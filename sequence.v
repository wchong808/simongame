==> flow/design.v <==
`timescale 1ns / 1ps
module sequence(
    input clk,
    input randomize,
    input next,
    input start_over,
    output [3:0] seq
    );
    reg [17:0] counter = 18'b100110101011010111;
    reg [17:0] seed;
    reg [17:0] current;
    assign seq = 4'b1 << current [1:0];
    always @(posedge clk) begin
        counter <= {counter [15:0], counter [17:16] ^ counter[10:9]};
        if(randomize)
            seed <= counter;
        if(start_over)
            current <= seed;
        else if(next) 
            current <= {current [15:0], current [17:16] ^ current [10:9]};
        end    
endmodule
## Reports on sequence

Tool output for the design above, in the order of the flow.
Line numbers count from 1 in the design file above.
Operators: Yosys type, input widths -> output width; for muxes data width and select width s.
Cell names lack the library's common part.
A cell with -- has no value.

| inputs | value |
|---|---|
| top module | sequence |
| clock input | clk |
| standard-cell library | sky130hd |
| timing corner | tt_025C_1v80 |

## Word level

Source: Yosys, flattened and elaborated, memories not mapped. Widths are those after wreduce. Registers that Yosys merges into a memory's read port (data or address) are not register bits. Print and check cells do not count. Equal cells are merged and count once.

| storage and ports | value |
|---|---|
| bits in registers | 54 |
| input port bits | 4 |
| output and inout bits | 4 |
| cells after elaboration | 9 |

| cells by class | value |
|---|---|
| shift operators | 1 |
| mux-type cells | 2 |
| bitwise operators | 2 |
| reduce/logical cells | 1 |

Operators by type and width:

| operator | count |
|---|---|
| $mux 18 | 2 |
| $shl 1x2->4 const A | 1 |
| $xor 2x2->2 | 2 |
| $reduce_bool 2->1 | 1 |

## Longest topological paths

Depth = most cells in a row (Yosys ltp): at word level without a register or memory, in the mapped netlist without a sequential cell, where the memories' decode and read muxes count.

| logic depth | value |
|---|---|
| depth in word-level cells | 3 |
| ABC_AREA | 0 |
| mapped depth | 3 |

## Mapped cells and area

Source: synth_stat.txt of the flow (Yosys; design flattened, memories mapped). It holds for the ABC_AREA given above (unset counts as 0); a run with the other value may have another netlist.

Cells by type:

| type | count | total area (µm²) |
|---|---|---|
| edfxtp_1 | 36 | 1.08E+03 |
| dfxtp_1 | 18 | 360.346 |
| mux2_4 | 15 | 225.216 |
| buf_6 | 2 | 22.522 |
| xnor2_1 | 2 | 17.517 |
| xor2_1 | 2 | 17.517 |
| nor2b_1 | 2 | 12.512 |
| mux2_2 | 1 | 11.261 |
| o21ai_0 | 2 | 10.01 |
| nand2_1 | 2 | 7.507 |
| and2_1 | 1 | 6.256 |
| or2_2 | 1 | 6.256 |
| nor2_1 | 1 | 3.754 |

| mapped netlist | value |
|---|---|
| mapped cells | 85 |
| chip area (Yosys) | 1781.7 µm² |
| sequential part of the area | 1441.4 µm² |
| flip-flops | 54 |

## Worst setup path after synthesis

OpenSTA on the mapped netlist: ideal clock, no wires. The path of least setup slack (recovery checks aside). Input and output delay are each 20% of the period. Register names are those of the netlist, which keeps one name where synthesis merged equal registers.

| timing path post-synthesis | value |
|---|---|
| path type | input-to-reg |
| start point | in start_over |
| end point | reg current[0] |
| period | 1300 ps |
| input delay | 260 ps |
| setup time | 296 ps |
| arrival | 816 ps |
| data required time | 1004 ps |
| slack | 189 ps |
| path delay | 852 ps |
| stages on the path | 2 |
| synthesis period reached | 1111 ps |

"path delay" = arrival - input delay + setup time.
"stages on the path": output pins that drive a net of the path, with the launching flip-flop's if there is one; two outputs of one cell count as two.
"synthesis period reached" = period - worst setup slack (recovery checks aside). The figure is calculated, with input and output delays left at 20% of the set period.
Between the ends stands the longest chain of elaborated cells between them, by number of cells; it is not shown to be the way that was timed. Of several equally long chains one is given.
A line is the first line of the expression or statement that the cell stems from. Yosys adds cells for indexed reads and writes and turns some case tables into memories.
The path ends at the enable pin of a flip-flop; only ways to that pin are counted.

| between the ends, post-synthesis | value |
|---|---|
| cells stage by stage | buf_6 or2_2 |
| cells in the longest elaborated chain | 1 |

RTL lines, path post-synthesis:

| element | RTL line | source |
|---|---|---|
| start, declared | 6 | `input start_over,` |
| $reduce_bool 2->1 | -- |  |
| end, assigned | 18 | `current <= seed;` |
| end, assigned | 20 | `current <= {current [15:0], current [17:16] ^ current [10:9]};` |
| end, declared | 11 | `reg [17:0] current;` |

## Worst path after layout

Path of least setup slack in the final report of stored run 1 (OpenROAD, finished layout, wires in). Where an end is a register, its clock arrival counts in the times.
The report prints the path's times to 10 ps; the period is as set.

| timing path after layout | value |
|---|---|
| path type | reg-to-output |
| start point | reg current[1] |
| end point | out seq[1] |
| period | 795 ps |
| output delay | 160 ps |
| arrival | 1150 ps |
| data required time | 640 ps |
| slack | -520 ps |
| stages on the path | 4 |

Between the ends stands the longest chain of elaborated cells between them, by number of cells; it is not shown to be the way that was timed. Of several equally long chains one is given.

| between the ends, after layout | value |
|---|---|
| cells stage by stage | edfxtp_1 buf_6 nor2b_4 buf_6 |
| cells in the longest elaborated chain | 1 |

RTL lines, path after layout:

| element | RTL line | source |
|---|---|---|
| start, declared | 11 | `reg [17:0] current;` |
| start, assigned | 18 | `current <= seed;` |
| start, assigned | 20 | `current <= {current [15:0], current [17:16] ^ current [10:9]};` |
| $shl 1x2->4 | 12 | `assign seq = 4'b1 << current [1:0];` |
| end, declared | 7 | `output [3:0] seq` |

Memo
Re: implementation data of sequence

Stored flow runs of sequence (2 of them; Yosys, OpenROAD, sky130hd). They differ in their settings and are not a sequence. Constraints: input delay and output delay 20% of the set period each, output load 0.01 pF.
"period reached" is the run's clock period less its worst setup slack. It is reckoned from that one timing run; input and output delays stay at 20% of the period that was set.
"time on the worst setup path" means the part of the period allowed to the worst setup path (the constraints hold back 20% at inputs and 20% at outputs) less its slack; where the path has registers, the arrival times of their clocks count too.
"total power of the final layout" rests on the timing tool's default activity at the inputs, not on a simulated workload.
"time on the worst setup path" is known to 10 ps.
Among the settings, n/a means not set for that run.

| run name | period_ns | CORE_UTILIZATION | PLACE_DENSITY_LB_ADDON | CORE_MARGIN | GPL_TIMING_DRIVEN | GPL_ROUTABILITY_DRIVEN | CTS_CLUSTER_SIZE | SLEW_MARGIN | CAP_MARGIN | HOLD_SLACK_MARGIN | CORE_ASPECT_RATIO | CELL_PAD_IN_SITES_GLOBAL_PLACEMENT | CELL_PAD_IN_SITES_DETAIL_PLACEMENT | TNS_END_PERCENT | MAX_ROUTING_LAYER | period reached (ps) | setup slack of the worst path (ps) | std-cell area (final layout) (µm²) | die size (µm²) | setup TNS (ps) | utilization of the finished layout (%) | total power of the final layout (uW) | time on the worst setup path (ps) | critical path kind | mapped cell area after synthesis (µm²) |
|---|---|---|---|---|---|---|---|---|---|---|---|---|---|---|---|---|---|---|---|---|---|---|---|---|---|
| stored run 1 | 0.795 | 33 | 0.29 | 9 | 0 | 1 | 59 | 5 | 20 | n/a | n/a | n/a | n/a | n/a | n/a | 1313 | -518 | 2188.3 | 8368.6 | -4162 | 42.3 | 5425 | 1150 | reg-to-output | 1781.7 |
| stored run 2 | 1.24 | 35 | 0.14 | 2 | n/a | n/a | n/a | 15 | 15 | 0.05 | 0.86 | 3 | 2 | 45 | met4 | 1372 | -132 | 2163.3 | 5678.8 | -485 | 43.4 | 3556 | 1120 | reg-to-output | 1781.7 |
